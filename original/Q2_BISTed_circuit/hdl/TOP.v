==> flow/design.v <==
module ADDER #
(
    parameter ADD_BIT = 16
)
(
    input  clk,
    input  reset,
    input  enable,
    input  [ADD_BIT-1:0]  A,
    input  [ADD_BIT-1:0]  B,
    output reg out_valid,
    output reg [ADD_BIT:0]  Dout             
);
reg out_valid_n;
reg enable_ff;
reg [ADD_BIT-1:0] A_ff, B_ff;
reg [ADD_BIT:0] D_out_n;
always @(posedge clk) begin
    if (reset) begin
        enable_ff <= 0;
        out_valid <= 0;
    end else begin
        enable_ff <= enable;
        out_valid <= out_valid_n;
    end
end
always @(posedge clk) begin
    A_ff <= A;
    B_ff <= B;
    Dout <= D_out_n;
end
always @(*) begin
    D_out_n = A_ff + B_ff;
    out_valid_n = (enable_ff)? 1: out_valid;
end
endmodule
module LFSR #
(
    parameter SR_LEN = 7
)
(
    input  clk,
    input  reset,
    input  enable,
    output reg out_valid,
    output reg [SR_LEN-1:0]  Dout             
);
reg out_valid_n;
reg enable_ff;
reg [SR_LEN-1:0] Dout_n;
always @(posedge clk) begin
    if (reset) begin
        enable_ff <= 0;
        out_valid <= 0;
        Dout <= 7'b1000000;
    end else begin
        enable_ff <= enable;
        out_valid <= out_valid_n;
        Dout <= Dout_n;
    end
end
integer idx;
always @(*) begin
    out_valid_n = (enable_ff)? 1: out_valid;
    Dout_n[6] = 1;    
    Dout_n[5] = 0;
    Dout_n[4] = 0;
    Dout_n[3] = 0;
    Dout_n[2] = 0;
    Dout_n[1] = 0;
    Dout_n[0] = 0;
    if (enable_ff) begin
        Dout_n[6] = Dout[5];    
        Dout_n[5] = Dout[4];    
        Dout_n[4] = Dout[3];
        Dout_n[3] = Dout[2];
        Dout_n[2] = Dout[1];
        Dout_n[1] = Dout[0];
        Dout_n[0] = Dout[6] ^ Dout[0];
    end
end
reg [SR_LEN-1:0] cnt, cnt_n;
always @(posedge clk) begin
    if(reset) cnt <= 0;
    else cnt <= cnt_n;
end
always @(*) begin
    cnt_n = (cnt==126)? 0: cnt + 1;
end
endmodule
module MISR #
(
    parameter MISR_BIT = 17
)
(
    input  clk,
    input  reset,
    input  enable,
    input  [MISR_BIT-1:0]  Din,                 
    output reg out_valid,
    output reg [MISR_BIT-1:0]  Dout             
);
reg [MISR_BIT-1:0] Din_ff;
reg enable_ff;
reg [7-1:0] cnt, cnt_n;
reg isFull, isFull_n;
reg out_valid_n;
reg [MISR_BIT-1:0] Dout_n;
integer idx;
always @(posedge clk) begin
    if (reset) begin
        enable_ff <= 0;
        out_valid <= 0;
    end else begin
        enable_ff <= enable;
        out_valid <= out_valid_n;
    end
end
always @(posedge clk) begin
    for (idx=0; idx<MISR_BIT; idx=idx+1) begin
        Dout[idx] <= Dout_n[idx];
    end
    for (idx=0; idx<MISR_BIT; idx=idx+1) begin
        Din_ff[idx] <= Din[idx];
    end
end
always @(*) begin
    out_valid_n = (isFull)? 1: out_valid;
    Dout_n[0] = 1;
    for (idx=1; idx<MISR_BIT; idx=idx+1) begin
        Dout_n[idx] = 0;
    end
    if (enable_ff && isFull) begin
        Dout_n[16] = Din_ff[16] ^ Dout[15];
        Dout_n[15] = Din_ff[15] ^ Dout[14];
        Dout_n[14] = Din_ff[14] ^ Dout[13];
        Dout_n[13] = Din_ff[13] ^ Dout[12];
        Dout_n[12] = Din_ff[12] ^ Dout[11];
        Dout_n[11] = Din_ff[11] ^ Dout[10];
        Dout_n[10] = Din_ff[10] ^ Dout[ 9];
        Dout_n[ 9] = Din_ff[ 9] ^ Dout[ 8];
        Dout_n[ 8] = Din_ff[ 8] ^ Dout[ 7];
        Dout_n[ 7] = Din_ff[ 7] ^ Dout[ 6];
        Dout_n[ 6] = Din_ff[ 6] ^ Dout[ 5];
        Dout_n[ 5] = Din_ff[ 5] ^ Dout[ 4];
        Dout_n[ 4] = Din_ff[ 4] ^ Dout[ 3];
        Dout_n[ 3] = Din_ff[ 3] ^ Dout[ 2];
        Dout_n[ 2] = Din_ff[ 2] ^ Dout[ 1];
        Dout_n[ 1] = Din_ff[ 1] ^ Dout[ 0];
        Dout_n[ 0] = Din_ff[ 0] ^ Dout[16] ^ Dout[2];
    end
end
always @(posedge clk) begin
    if(reset) begin
        isFull <= 0;
        cnt <= 0;
    end
    else begin
        isFull <= isFull_n;
        cnt <= cnt_n;
    end
end
always @(*) begin
    isFull_n = isFull;
    cnt_n = cnt;
    if(enable_ff) begin
        isFull_n = (cnt==32)? 1: isFull;
        if (isFull) begin
            cnt_n = (cnt==126)? 0: cnt + 1;
        end
        else begin
            cnt_n = (cnt==32)? 0: cnt + 1;
        end
    end
end
endmodule
module TOP #
(
    parameter ADD_BIT = 16,
    parameter SR_LEN = 7
)
(
    input  clk,
    input  reset,
    input  enable,
    output out_valid,
    output [ADD_BIT:0]  Dout             
);
wire lfsr_out_valid;
wire [SR_LEN-1:0] lfsr_pat;
reg [ADD_BIT*2-1:0] random_gen, random_gen_ff;                   
wire [ADD_BIT-1:0] A = random_gen_ff[ADD_BIT-1-:ADD_BIT];
wire [ADD_BIT-1:0] B = random_gen_ff[ADD_BIT*2-1-:ADD_BIT];
wire adder_out_valid;
wire [ADD_BIT:0] adder_Dout;
wire misr_out_valid;
wire [ADD_BIT:0] misr_Dout;
LFSR  U0_LFSR(.clk(clk), .reset(reset), .enable(enable), .out_valid(lfsr_out_valid), .Dout(lfsr_pat));
ADDER U0_ADDER(.clk(clk), .reset(reset), .enable(lfsr_out_valid), .A(A), .B(B), .out_valid(adder_out_valid), .Dout(adder_Dout));
MISR  U0_MISR(.clk(clk), .reset(reset), .enable(adder_out_valid), .Din(adder_Dout), .out_valid(misr_out_valid), .Dout(misr_Dout));
assign out_valid = misr_out_valid;
assign Dout = misr_Dout;
integer idx;
always @(posedge clk) begin
    if (reset) begin
        for (idx=0; idx<ADD_BIT*2; idx=idx+1) begin
            random_gen_ff[idx] <= 0;
        end
    end else begin
        for (idx=0; idx<ADD_BIT*2; idx=idx+1) begin
            random_gen_ff[idx] <= random_gen[idx];
        end
    end
end
always @(*) begin
    random_gen[0] = lfsr_pat[0];
    for (idx=0; idx<ADD_BIT*2-1; idx=idx+1) begin
        random_gen[idx+1] = random_gen_ff[idx];
    end
end
endmodule
# Tool chain data of TOP
# What the tools print for TOP, step after step.
# Line numbers count from 1 in the design file above.
# Cell names lack the library's common part.
# Not given: n/a
# setup
top	TOP
clock_port	clk
lib	sky130hd
pvt_corner	tt_025C_1v80

# Elaborated design
# Counts by Yosys on the flattened word-level netlist (proc, flatten, opt, wreduce; memories kept). Register bits leave out memories and registers merged into their read ports (data or address); mux counts leave out enables and synchronous resets folded into registers. Print and check cells are left out. Cells with the same type and inputs are merged into one.
# word_totals
elab_cells	92
reg_bits	136
# classes
addsub	2
eq_ne	2
n_reduce_logical	3
bitwise	20
n_mux	3
# op_table
operator	count
two-way mux 7 bit	3
XOR 1 bit	19
adder 16 x 16 -> 17 bit	1
adder 7 x 1 -> 7 bit (second input constant)	1
equality test 7 x 6 -> 1 bit (second input constant)	1
equality test 7 bit (second input constant)	1
AND reduction 2 bit	1
OR reduction 2 bit	1
logical AND 1 bit	1
inverter 1 bit	1

# Longest topological paths
# Yosys ltp: most cells in a row. Word level: on the elaborated netlist, between registers, memories and ports. Mapped: between sequential cells and ports; inverters and the memories' decode and read muxes count.
# logic_depth
ltp_word	3
ABC_AREA	0
depth_mapped	7
ltp_nobuf	7

# Mapped cells and area
# Source: synth_stat.txt of the flow (Yosys; design flattened, memories mapped). It holds for the ABC_AREA given above (unset counts as 0); a run with the other value may have another netlist.
# Totals and module areas in this step are rounded.
# types
type	count	area_total_um2
dfxtp_1	136	2.72E+03
xnor2_1	31	271.51
ha_1	19	237.728
nor2b_1	36	225.216
nor2_1	35	131.376
xor2_1	7	61.309
a21o_1	6	45.043
a21oi_1	9	45.043
a21o_2	5	43.792
and2_1	6	37.536
nand2_1	8	30.029
nand4_1	4	25.024
o21ai_0	5	25.024
clkbuf_1	6	22.522
fa_1	1	20.019
nand3_1	4	20.019
o211a_1	2	20.019
a221oi_2	1	15.014
# Not listed: further types 28, cells in them 34.
# synth_totals
ffs	136
mapped_area_um2	4260
cells	355
# By module: a second synthesis without flattening, with its own total; a netlist apart from the flattened one above.
# hier_totals
cells_unflattened	372
area_unflattened_um2	4410
# Each row is one instance without its submodules.
# by_module
module	mod_area_um2	instances	cells
ADDER	1891	1	164
MISR	1396	1	120
TOP	863.3	1	67
LFSR	260.2	1	21

# Timing after synthesis
# Source: OpenSTA report_checks on the synthesized netlist (no wires, ideal clock, input and output delay 20% of the period each), path of least setup slack; recovery checks are left aside. Register names are those of the netlist, which keeps one name where synthesis merged equal registers.
# synth_timing
path_kind	register to register
start	reg U0_ADDER.B_ff[0]
end	reg U0_ADDER.Dout[14]
driving_pins	8
delay_ns	2.028
path_slack_ns	0.593
setup_time_ns	0.072
t_required_ns	2.548
clock_period_ns	2.62
arrival_ns	1.956
period_less_setup_slack_ns	2.027
# "delay_ns" = arrival - input delay + setup time.
# "driving_pins" counts driving pins, that of a launching flip-flop among them; a cell with two outputs on the path counts twice.
# "period_less_setup_slack_ns" is the clock period less the worst setup slack; recovery checks do not enter. This is arithmetic on one report: input and output delays are still those of the set period (20% each).
# The rows between start and end are the longest chain of elaborated cells between them; the timing report does not say that the signal goes this way. Where chains are equally long, one stands for them.
# A line is the first line of the expression or statement that the cell stems from. Yosys adds cells for indexed reads and writes and turns some case tables into memories.
# synth_between
cell_sequence	dfxtp_1 -> ha_1 -> fa_1 -> a21o_2 -> a221oi_2 -> o21ai_2 -> a31oi_2 -> a2bb2oi_1
elab_chain_len	1
cells_between	1
cone_classes	1 x add/sub
# synth_lines
element	line_no	text
start: declaration	16	reg [ADD_BIT-1:0] A_ff, B_ff;
start: assignment	29	B_ff <= B;
adder 16 x 16 -> 17 bit	33	D_out_n = A_ff + B_ff;
end: assignment	30	Dout <= D_out_n;
end: declaration	12	output reg [ADD_BIT:0]  Dout

# Timing after layout
# From the final timing report of flow run A: the path of least setup slack in the routed layout; clock arrival at registers is part of the times.
# layout_timing
path_kind	register to register
start	reg U0_ADDER.A_ff[0]
end	reg U0_ADDER.Dout[14]
arrival_ns	2.53
t_required_ns	3.85
driving_pins	8
path_slack_ns	1.31
setup_time_ns	0.07
clock_period_ns	3.51
# The rows between start and end are the longest chain of elaborated cells between them; the timing report does not say that the signal goes this way. Where chains are equally long, one stands for them.
# layout_between
cell_sequence	dfxtp_1 -> ha_1 -> fa_1 -> a21o_2 -> a221oi_2 -> o21ai_2 -> a31oi_2 -> a2bb2oi_1
elab_chain_len	1
cells_between	1
cone_classes	1 x add/sub
# layout_lines
element	line_no	text
start: declaration	16	reg [ADD_BIT-1:0] A_ff, B_ff;
start: assignment	28	A_ff <= A;
adder 16 x 16 -> 17 bit	33	D_out_n = A_ff + B_ff;
end: assignment	30	Dout <= D_out_n;
end: declaration	12	output reg [ADD_BIT:0]  Dout

# Measured results for TOP: 2 stored runs of the Yosys and OpenROAD flow on sky130hd. The settings differ; the order carries no meaning. The constraints put input and output delay at 20% of the set period each and load the outputs with 0.01 pF.
# By "clock_period_reached_ns" is meant the clock period of the run minus its worst setup slack. This is arithmetic on one report: input and output delays are still those of the set period (20% each).
# "worstPathTime_ns" means the part of the period allowed to the worst setup path (the constraints hold back 20% at inputs and 20% at outputs) less its slack; where the path has registers, the arrival times of their clocks count too.
# "fin_power_uw" rests on the timing tool's default activity at the inputs, not on a simulated workload.
# Values from the reports are rounded here.
# Among the settings, . means not set for that run.
# A result given as . is not shown for that run.
run	period_ns	CORE_UTILIZATION	SETUP_SLACK_MARGIN	PLACE_DENSITY_LB_ADDON	CORE_MARGIN	CELL_PAD_IN_SITES_DETAIL_PLACEMENT	TNS_END_PERCENT	CTS_CLUSTER_SIZE	MAX_ROUTING_LAYER	CAP_MARGIN	SLEW_MARGIN	CELL_PAD_IN_SITES_GLOBAL_PLACEMENT	MIN_ROUTING_LAYER	yosys_chip_area_um2	design_die_area_um2	final_cell_area_um2	utilization_pct	ws_setup_ns	tns_setup_ns	hold_ws_ns	fin_power_uw	clock_period_reached_ns	worstPathTime_ns	worstPathKind
flow run A	3.51	34	-0.21	0.12	7	0	15	55	met5	20	20	.	.	4260	15860	5266	43.5	1.314	0.000	0.322	3388	2.196	2.20	register to register
flow run B	2.99	72	0.59	0.09	2	.	5	.	.	20	5	2	met2	.	.	.	.	.	.	.	.	.	.	.
# Flow run B: unfinished; error FLW-0024 in placement
